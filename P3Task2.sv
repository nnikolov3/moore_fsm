==> flow/design.v <==
module VendingMoore (
  					clk, 
  					reset, 
 					coin,
  					empty,
 					quarter,
					fifty,
					seventyfive,
					dollar,
					dispense );
  input logic clk;  
  input logic reset;  
  input logic  [4:0] coin; 
  output logic empty;
  output logic quarter;
  output logic fifty;
  output logic seventyfive;
  output logic dollar;
  output logic dispense;
  parameter [4:0] Zero			= 5'b00000;
  parameter [4:0] Quarter  		= 5'b00001;
  parameter [4:0] Fifty	  		= 5'b00010;
  parameter [4:0] Seventyfive 	= 5'b00100;
  parameter [4:0] Dollar 		= 5'b01000;
  typedef enum logic [4:0] {  
    EMPTY = 		5'b00000,
   	QUARTER = 		5'b00001,
    FIFTY = 		5'b00010,
    SEVENTYFIVE = 	5'b00100,
    DOLLAR =		5'b01000,
    DISPENSE =		5'b10000  } states_t;
  states_t current_state, next_state;
  always_ff @(posedge clk, posedge reset)
    if (reset) current_state <= EMPTY;  
	else 	   current_state <= next_state; 
  always_comb begin: set_next_state
   	next_state = EMPTY;  
    unique case (current_state)
    EMPTY: case (coin)  
       Zero			: next_state = EMPTY;  
       Quarter		: next_state = QUARTER;  
       Fifty		: next_state = FIFTY; 
       Seventyfive	: next_state = SEVENTYFIVE;
       Dollar		: next_state = DOLLAR; 
       default		: next_state = EMPTY; 
      endcase
    QUARTER: case (coin)  
      Quarter  		: next_state = FIFTY;
      Fifty			: next_state = SEVENTYFIVE;
      Seventyfive	: next_state = DOLLAR;
      Dollar		: next_state = DISPENSE;
      default 		: next_state = QUARTER;
    endcase
    FIFTY: case (coin)  
      Quarter		: next_state = SEVENTYFIVE;  
      Fifty			: next_state = DOLLAR; 
      Seventyfive 	: next_state = DISPENSE;  
      default		: next_state = FIFTY; 
    endcase
      SEVENTYFIVE: case (coin)
        Quarter		: next_state = DOLLAR;  
        Fifty		: next_state = DISPENSE;  
        default		: next_state = SEVENTYFIVE;
      endcase
    DOLLAR: case (coin)  
     Quarter		: next_state = DISPENSE; 
     default		: next_state = FIFTY; 
    endcase
  	DISPENSE		: next_state = EMPTY;  
    endcase      
  end: set_next_state
  always_comb begin: set_outputs
    {empty, quarter,fifty,seventyfive,dollar,dispense} = 6'b00000;
    unique case (current_state)
	EMPTY		:	empty 		= 1'b1;
	QUARTER		: 	quarter 	= 1'b1;
    FIFTY  		:	fifty		= 1'b1;
    SEVENTYFIVE	:	seventyfive = 1'b1;
    DOLLAR		:	dollar		= 1'b1;
    DISPENSE	:	dispense	= 1'b1;
    endcase
  end: set_outputs
endmodule
Step by step through the tools: VendingMoore
What the tools print for VendingMoore, step after step.
Line numbers count from 1 in the design file above.
Cell names lack the library's common part.
A cell with n/a has no value.
- design top: VendingMoore
- clock: clk
- standard-cell library: sky130hd
- library corner: tt_025C_1v80

Elaborated design
Yosys after proc, flatten, opt, wreduce and memory -nomap, before mapping. Enables and synchronous resets that opt folds into registers are not counted as muxes. Memory bits, and registers merged into a memory's read port (data or address), are not among the register bits. Print and check cells are not counted. Equal cells are merged and count once.
- add/sub/neg operators: 0
- noted $mul: 0
- divide/modulo/power cells: 0
- order comparisons at 0
- equality and inequality tests: 9
- noted shift operators: 0
- mux-type cells at 12
- bitwise operators at 0
- noted reduce/logical cells: 7
- operators with widths (kind ; count):
    5-bit OR reduction ; 6
    5-bit case mux with 6-bit select ; 1
    5-bit case mux with 4-bit select ; 1
    4-bit case mux with 4-bit select ; 1
    5-bit case mux with 3-bit select ; 1
    1-bit case mux with 2-bit select ; 6
    5-bit by 1-bit == test with 1-bit output (second input constant) ; 2
    5-bit by 2-bit == test with 1-bit output (second input constant) ; 2
    5-bit by 3-bit == test with 1-bit output (second input constant) ; 2
    5-bit by 4-bit == test with 1-bit output (second input constant) ; 2
    5-bit case mux with 2-bit select ; 1
    5-bit == test (second input constant) ; 1
    5-bit logical NOT ; 1
    5-bit 2-to-1 mux ; 1
- bits in registers: 5
- latch bits: 0
- noted RAM bits: 0
- bits in read-only memories: 0
- noted word width x clocked read ports: 0
- memories at 0
- output and inout port bits at 6
- cells after elaboration at 29

Logic depth
Depth = most cells in a row (Yosys ltp): at word level without a register or memory, in the mapped netlist without a sequential cell, where the memories' decode and read muxes count.
- depth in word-level cells: 3
- ABC_AREA at 0
- noted depth in mapped cells: 4
- depth with buffers taken out at 3

After synthesis
The flow's flattened synthesis, as Yosys stat reports it; memories are mapped. The netlist is that of the ABC_AREA named above (0 if unset); the other value can give another one.
- cell count at 58
- mapped area at 520.5 um^2
- noted sequential area: 151.4 um^2
- flip-flops at 6
- cells by type (cell type ; count ; area in all (um^2)):
    dfrtp_1 ; 5 ; 125.12
    nor3b_4 ; 2 ; 37.536
    dfstp_2 ; 1 ; 26.275
    nand4_1 ; 4 ; 25.024
    buf_6 ; 2 ; 22.522
    nor2_1 ; 6 ; 22.522
    nand3_1 ; 4 ; 20.019
    xor2_2 ; 1 ; 16.266
    nand3b_1 ; 2 ; 15.014
    nor3b_1 ; 2 ; 15.014
    o21ai_1 ; 3 ; 15.014
    or4_1 ; 2 ; 15.014
    a2111o_1 ; 1 ; 11.261
    and4_2 ; 1 ; 10.01
    o211a_1 ; 1 ; 10.01
    o21ai_0 ; 2 ; 10.01
    or4b_1 ; 1 ; 10.01
    a211o_1 ; 1 ; 8.758
Other cell types: 15; their cells: 17.

Timing after synthesis
OpenSTA on the mapped netlist: ideal clock, no wires. The path of least setup slack (recovery checks aside). Input and output delay are each 20% of the period. Register names are those of the netlist, which keeps one name where synthesis merged equal registers.
- path type: flip-flop to output port
- start point: reg current_state
- end point: out fifty
- noted clock period: 1770 ps
- noted external output delay: 354 ps
- data arrival time: 1214 ps
- noted required time: 1416 ps
- slack at 202 ps
- delay of the path at 1214 ps
- stages on the path: 4
- noted path buffers: 1
- noted period reached after synthesis: 1568 ps
"delay of the path" = arrival - input delay + setup time.
A path that ends at an output port has no setup time.
"stages on the path": output pins that drive a net of the path, with the launching flip-flop's if there is one; two outputs of one cell count as two.
"period reached after synthesis" is the clock period less the worst setup slack; recovery checks do not enter. This is arithmetic on one report: input and output delays are still those of the set period (20% each).
Where an end lacks its bit number, it is one bit of the signal, or one of the new flip-flops if synthesis recoded a state register.
- cells stage by stage: dfstp_2 clkbuf_1 or4_1 nor2_1
- RTL lines, path after synthesis (item ; RTL line ; text):
    start, declared ; 32 ; states_t current_state, next_state;
    start, assigned ; 34 ; if (reset) current_state <= EMPTY;
    start, assigned ; 35 ; else current_state <= next_state;
    end, declared ; 16 ; output logic fifty;
Chain of elaborated cells between the ends: none given.

Timing after layout
Path of least setup slack in the final report of flow run A (OpenROAD, finished layout, wires in). Where an end is a register, its clock arrival counts in the times.
The path's times are printed in steps of 10 ps; the period is the one set.
- path type: flip-flop to output port
- start point: reg current_state
- end point: out empty
- noted clock period: 977 ps
- noted external output delay: 200 ps
- data arrival time: 1440 ps
- noted required time: 780 ps
- slack at -660 ps
- stages on the path: 4
- noted path buffers: 1
Where an end lacks its bit number, it is one bit of the signal, or one of the new flip-flops if synthesis recoded a state register.
- cells stage by stage: dfrtp_1 or4_4 nor2_4 buf_6
- RTL lines, path after layout (item ; RTL line ; text):
    start, declared ; 32 ; states_t current_state, next_state;
    start, assigned ; 34 ; if (reset) current_state <= EMPTY;
    start, assigned ; 35 ; else current_state <= next_state;
    end, declared ; 14 ; output logic empty;
Chain of elaborated cells between the ends: none given.

FLOW RESULTS
============

2 stored runs of VendingMoore in the flow (synthesis by Yosys, layout by OpenROAD, sky130hd cells), in arbitrary order. Constraints: input delay and output delay 20% of the set period each, output load 0.01 pF.
"clock period reached" means the clock period less the worst setup slack. The figure is calculated, with input and output delays left at 20% of the set period.
"time on the worst setup path": the worst setup path's part of the clock period (all of it between registers, 20% less for each end at a port) less its slack. A launch clock that arrives late makes it longer, a capture clock that arrives late makes it shorter.
By "power" is meant OpenSTA's value without simulated activity: inputs other than the clock are taken to toggle once in ten clock periods, and the tool carries that through the logic.
"time on the worst setup path" is known to 10 ps.

Flow run A

==> flow/run.sh <==
#!/bin/bash
# the make line also repeats the synthesis and layout settings of config.mk as NAME=value (left out here)
make -C /OpenROAD-flow-scripts/flow DESIGN_CONFIG=/design/flow/config.mk WORK_HOME=/design/flow/orfs CLKGATE_MAP_FILE= finish
==> flow/config.mk <==
export PLATFORM = sky130hd
export DESIGN_NAME = VendingMoore
export DESIGN_NICKNAME = VendingMoore
export VERILOG_FILES = /design/flow/design.v
export SDC_FILE = /design/flow/constraint.sdc
export NUM_CORES = 4
export LEC_CHECK = 0
export CAP_MARGIN = 10
export CELL_PAD_IN_SITES_DETAIL_PLACEMENT = 0
export CORE_MARGIN = 6
export CORE_UTILIZATION = 37
export SETUP_SLACK_MARGIN = -0.07
export SLEW_MARGIN = 20
==> flow/constraint.sdc <==
create_clock -name core_clock -period 0.977 [get_ports {clk}]
set_input_delay 0.1954 -clock core_clock [delete_from_list [all_inputs] [get_ports {clk}]]
set_output_delay 0.1954 -clock core_clock [all_outputs]
set_load 0.01 [all_outputs]

Measured in flow run A:
- std-cell area (final layout) at 943.4 um^2
- mapped cell area after synthesis at 520.5 um^2
- utilization after layout at 78.5%
- noted the time on the worst setup path: 1,440 ps
- class of the worst setup path: flip-flop to output port
- clock period reached: 1,636 ps
- worst slack on setup checks at -659 ps
- power: 0.0006606 W
- area inside the die boundary at 2,450.8 um^2
- noted the total negative slack on setup checks: -4,030 ps

Flow run B

==> flow/run.sh <==
#!/bin/bash
# the make line also repeats the synthesis and layout settings of config.mk as NAME=value (left out here)
make -C /OpenROAD-flow-scripts/flow DESIGN_CONFIG=/design/flow/config.mk WORK_HOME=/design/flow/orfs CLKGATE_MAP_FILE= finish
==> flow/config.mk <==
export PLATFORM = sky130hd
export DESIGN_NAME = VendingMoore
export DESIGN_NICKNAME = VendingMoore
export VERILOG_FILES = /design/flow/design.v
export SDC_FILE = /design/flow/constraint.sdc
export NUM_CORES = 4
export LEC_CHECK = 0
export CAP_MARGIN = 20
export CELL_PAD_IN_SITES_GLOBAL_PLACEMENT = 0
export CORE_ASPECT_RATIO = 0.63
export CORE_MARGIN = 2
export CORE_UTILIZATION = 65
export CTS_CLUSTER_DIAMETER = 100
export GPL_TIMING_DRIVEN = 0
export MAX_ROUTING_LAYER = met5
export MIN_ROUTING_LAYER = met2
export PLACE_DENSITY_LB_ADDON = 0.25
export SETUP_SLACK_MARGIN = 0.21
export SLEW_MARGIN = 20
export TNS_END_PERCENT = 25
==> flow/constraint.sdc <==
create_clock -name core_clock -period 1.31 [get_ports {clk}]
set_input_delay 0.2620 -clock core_clock [delete_from_list [all_inputs] [get_ports {clk}]]
set_output_delay 0.2620 -clock core_clock [all_outputs]
set_load 0.01 [all_outputs]

Flow run B: no final report: floorplanning broke off with PDN-0185.
